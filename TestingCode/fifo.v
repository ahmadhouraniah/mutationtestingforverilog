==> flow/design.v <==
`timescale 1ns / 1ps
module SyncFIFO(clk, rst, full, wEn, dIn, empty, rEn, dOut, faultEn);
parameter BITWIDTH = 5;
parameter DEPTH = 4;
input clk;
input rst;
input wEn;
input rEn;
input faultEn;
input [5-1:0] dIn;
output full;
output empty;
output reg [5-1:0] dOut;
reg [5-1:0] vars    [0:2**(4)-1];
reg [5-1:0] varsNxt [0:2**(4)-1];  
integer ii;
reg [4:0] rPtr;
reg [4:0] rPtrNxt;
reg [4:0] wPtr;
reg [4:0] wPtrNxt;
reg [4:0] wPtrPrev;  
always@(posedge clk)begin
	rPtr 		<= #1 rPtrNxt;
	wPtr 		<= #1 wPtrNxt;
	wPtrPrev <= #1 wPtr;
	for (ii = 0; ii < 2**(4); ii = ii+1) begin  
		vars[ii] <= #1 varsNxt[ii];
	end
end
always@* begin
	for (ii = 0; ii < 2**(4); ii = ii+1) begin  
		varsNxt[ii] = vars[ii];
	end
	dOut = vars[rPtr[4-1:0]][5-1:0];
	rPtrNxt  = rPtr;
	wPtrNxt  = wPtr;
	if(rst) begin
		rPtrNxt = 0;
		wPtrNxt = 0;
		dOut 	  = 0;
		for (ii = 0; ii < 2**(4); ii = ii+1) begin
			varsNxt[ii] = 0;
		end
	end else begin		
		if(!empty &rEn)begin 
			rPtrNxt = rPtr + 1;
		end
		if(!full & wEn &!(empty & rEn & wEn) | (full & rEn & wEn)) begin 
			varsNxt[wPtr[4-1:0]] = dIn;
			wPtrNxt = wPtr + 1;
		end		
		if(empty & rEn & wEn) begin 
			dOut = dIn;
		end
	end
end
assign empty =  (wPtr == rPtr) ? 1'b1: 1'b0;
assign full  =  ((wPtr[4-1:0] == rPtr[4-1:0]) & (wPtr[4] != rPtr[4]))   ? 1'b1: 1'b0;
endmodule 
# Step by step through the tools: SyncFIFO
# The steps from the RTL of SyncFIFO to its reports follow in flow order.
# Line numbers count from 1 in the design file above.
# Cell names lack the library's common part.
# A cell with -- has no value.
[setup]
top_module = "SyncFIFO"
clock = "clk"
cell_library = "sky130hd"
corner = "tt_025C_1v80"

# Elaborated design
# Yosys after proc, flatten, opt, wreduce and memory -nomap, before mapping. Print and check cells are not counted. Equal cells are merged and count once.
[word_totals]
register_bits = 90
in_bits = 10
[op_classes]
n_addsub = 2
n_eq = 33
muxes = 21
bitwise = 25
reduce_logical = 37
[op_table]
columns = ["op", "n"]
rows = [
  ["15-bit OR reduction", 16],
  ["5-bit 2-to-1 mux", 18],
  ["5-bit parallel mux with 16-bit select", 1],
  ["4-bit equality test (second input constant)", 16],
  ["2-bit AND reduction", 16],
  ["4-bit by 3-bit equality test with 1-bit output (second input constant)", 8],
  ["1-bit inverter", 16],
  ["4-bit by 2-bit equality test with 1-bit output (second input constant)", 4],
  ["5-bit by 1-bit adder with 5-bit output (second input constant)", 2],
  ["1-bit AND", 8],
  ["4-bit by 1-bit equality test with 1-bit output (second input constant)", 2],
  ["4-bit zero test", 2],
  ["5-bit equality test", 1],
  ["4-bit equality test", 1],
  ["1-bit zero test", 3],
  ["1-bit 2-to-1 mux", 2],
  ["1-bit != test", 1],
  ["1-bit OR", 1],
]

# Longest topological paths
# Depth = most cells in a row (Yosys ltp): at word level without a register or memory, in the mapped netlist without a sequential cell, where the memories' decode and read muxes count.
[depth]
ltp_word = 8
abc_area = 0
mapped_depth = 8
ltp_nobuf = 7

# Synthesis result
# Source: synth_stat.txt of the flow (Yosys; design flattened, memories mapped). It holds for the ABC_AREA given above (unset counts as 0); a run with the other value may have another netlist.
[by_type]
columns = ["cell_type", "n"]
rows = [
  ["dfxtp_1", 90],
  ["mux2i_1", 84],
  ["nor2_1", 95],
  ["a221oi_4", 10],
  ["clkbuf_1", 31],
  ["ha_1", 8],
  ["a22oi_1", 10],
  ["a222oi_1", 7],
  ["nand3_1", 14],
  ["xnor2_1", 7],
  ["o21ai_0", 12],
  ["nand2_1", 15],
  ["a21oi_2", 6],
  ["inv_1", 13],
  ["a21oi_1", 9],
  ["a221oi_1", 5],
  ["a22o_1", 5],
  ["a311oi_1", 5],
]
# Other cell types: 27; their cells: 67.
[synth_totals]
mapped_cells = 493
mapped_area_mm2 = 0.0046282
ff_cells = 90
n_buf = 45

# Worst setup path after synthesis
# Source: OpenSTA report_checks on the synthesized netlist (no wires, ideal clock, input and output delay 20% of the period each), path of least setup slack; recovery checks are left aside. Register names are those of the netlist, which keeps one name where synthesis merged equal registers.
[synth_timing]
kind = "register -> output"
startpoint = "register rPtr[0]"
endpoint = "output dOut[3]"
clock_period_ns = 2.83
out_delay_ns = 0.566
t_first_pin_ns = 0.000
t_arrival_ns = 1.993
t_required_ns = 2.264
slack_ns = 0.271
delay_ns = 1.993
path_stages = 8
synth_period_reached_ns = 2.559
# "delay_ns" is the arrival time less input delay plus setup time.
# A path that ends at an output port has no setup time.
# "path_stages": output pins that drive a net of the path, with the launching flip-flop's if there is one; two outputs of one cell count as two.
# "synth_period_reached_ns" is the clock period less the worst setup slack; recovery checks do not enter. This is arithmetic on one report: input and output delays are still those of the set period (20% each).
# The rows between start and end are the longest chain of elaborated cells between them; the timing report does not say that the signal goes this way. Where chains are equally long, one stands for them.
# A line is the first line of the expression or statement that the cell stems from. Yosys adds cells for indexed reads and writes and turns some case tables into memories.
[synth_via]
path_cell_list = "dfxtp_1 > ha_1 > clkbuf_1 > clkbuf_1 > a22oi_1 > a21boi_0 > o22ai_1 > a311oi_1"
elab_chain_cells = 6
cells_between = 23
cone_classes = "16 x eq/ne; 4 x mux; 2 x logic; 1 x reduce/logical"
[synth_lines]
columns = ["element", "line", "rtl"]
rows = [
  ["start, declared", 17, "reg [4:0] rPtr;"],
  ["start, assigned", 23, "rPtr <= #1 rPtrNxt;"],
  ["5-bit equality test", 57, "assign empty =  (wPtr == rPtr) ? 1'b1: 1'b0;"],
  ["1-bit 2-to-1 mux", 57, ""],
  ["1-bit AND (2 in a row)", 52, "if(empty & rEn & wEn) begin"],
  ["5-bit 2-to-1 mux", 52, ""],
  ["5-bit 2-to-1 mux", 37, "if(rst) begin"],
  ["end, declared", 13, "output reg [5-1:0] dOut;"],
]

# Worst path after layout
# Path of least setup slack in the final report of job 1 (OpenROAD, finished layout, wires in). Where an end is a register, its clock arrival counts in the times.
[layout_timing]
kind = "register -> output"
startpoint = "register rPtr[0]"
endpoint = "output dOut[3]"
clock_period_ns = 4.55
out_delay_ns = 0.91
t_first_pin_ns = 0.35
t_arrival_ns = 3.30
t_required_ns = 3.64
slack_ns = 0.34
path_stages = 8
# The rows between start and end are the longest chain of elaborated cells between them; the timing report does not say that the signal goes this way. Where chains are equally long, one stands for them.
[layout_via]
path_cell_list = "dfxtp_1 > inv_1 > ha_1 > nor4b_2 > a32o_1 > a221oi_1 > a311oi_1 > clkdlybuf4s50_1"
elab_chain_cells = 6
cells_between = 23
cone_classes = "16 x eq/ne; 4 x mux; 2 x logic; 1 x reduce/logical"
[layout_lines]
columns = ["element", "line", "rtl"]
rows = [
  ["start, declared", 17, "reg [4:0] rPtr;"],
  ["start, assigned", 23, "rPtr <= #1 rPtrNxt;"],
  ["5-bit equality test", 57, "assign empty =  (wPtr == rPtr) ? 1'b1: 1'b0;"],
  ["1-bit 2-to-1 mux", 57, ""],
  ["1-bit AND (2 in a row)", 52, "if(empty & rEn & wEn) begin"],
  ["5-bit 2-to-1 mux", 52, ""],
  ["5-bit 2-to-1 mux", 37, "if(rst) begin"],
  ["end, declared", 13, "output reg [5-1:0] dOut;"],
]

# SyncFIFO through Yosys and OpenROAD on sky130hd: 2 stored runs, unordered, with their settings and measured results. The constraints put input and output delay at 20% of the set period each and load the outputs with 0.01 pF.
# "achievedPeriod_ns" = clock period - worst setup slack. The figure is calculated, with input and output delays left at 20% of the set period.
# "critical_path_time_ns" is the time allowed to the run's worst setup path (the clock period less input and output delay, where it has them) less its slack. Clock arrival times count: a late capture clock shortens it, a late launch clock lengthens it.
# "design_power_mw" is the tool's figure for a default switching activity; nothing was simulated.

[[run]]
name = "job 1"
[run.settings]
period_ns = 4.55
CORE_UTILIZATION = 66
SETUP_SLACK_MARGIN = 0.05
PLACE_DENSITY_LB_ADDON = 0.18
HOLD_SLACK_MARGIN = -0.1
CORE_MARGIN = 7
CTS_CLUSTER_DIAMETER = 118
MIN_ROUTING_LAYER = "met1"
MAX_ROUTING_LAYER = "met4"
CAP_MARGIN = 20
SLEW_MARGIN = 20
[run.results]
post_route_util_pct = 74.1
yosys.chip_area_mm2 = 0.0046282
die_area_mm2 = 0.0095531
post_route_stdcell_area_mm2 = 0.0050311
critical_path_time_ns = 3.30
worst_path_kind = "register -> output"
hold_ws_ns = 0.500
worstSetupSlack_ns = 0.341
total_negative_slack_ns = 0.000
achievedPeriod_ns = 4.209
design_power_mw = 2.214

[[run]]
name = "job 2"
[run.settings]
period_ns = 2.27
CORE_UTILIZATION = 29
SETUP_SLACK_MARGIN = -0.18
PLACE_DENSITY = 0.74
CORE_ASPECT_RATIO = 1.4
GPL_ROUTABILITY_DRIVEN = 0
CAP_MARGIN = 20
CORE_MARGIN = 2
SLEW_MARGIN = 20
[run.results]
post_route_util_pct = 39.5
critical_path_time_ns = 2.29
worst_path_kind = "register -> output"
design_power_mw = 5.708
achievedPeriod_ns = 2.741
hold_ws_ns = 0.499
yosys.chip_area_mm2 = 0.0046282
worstSetupSlack_ns = -0.471
post_route_stdcell_area_mm2 = 0.0061609
total_negative_slack_ns = -2.752
die_area_mm2 = 0.0170004
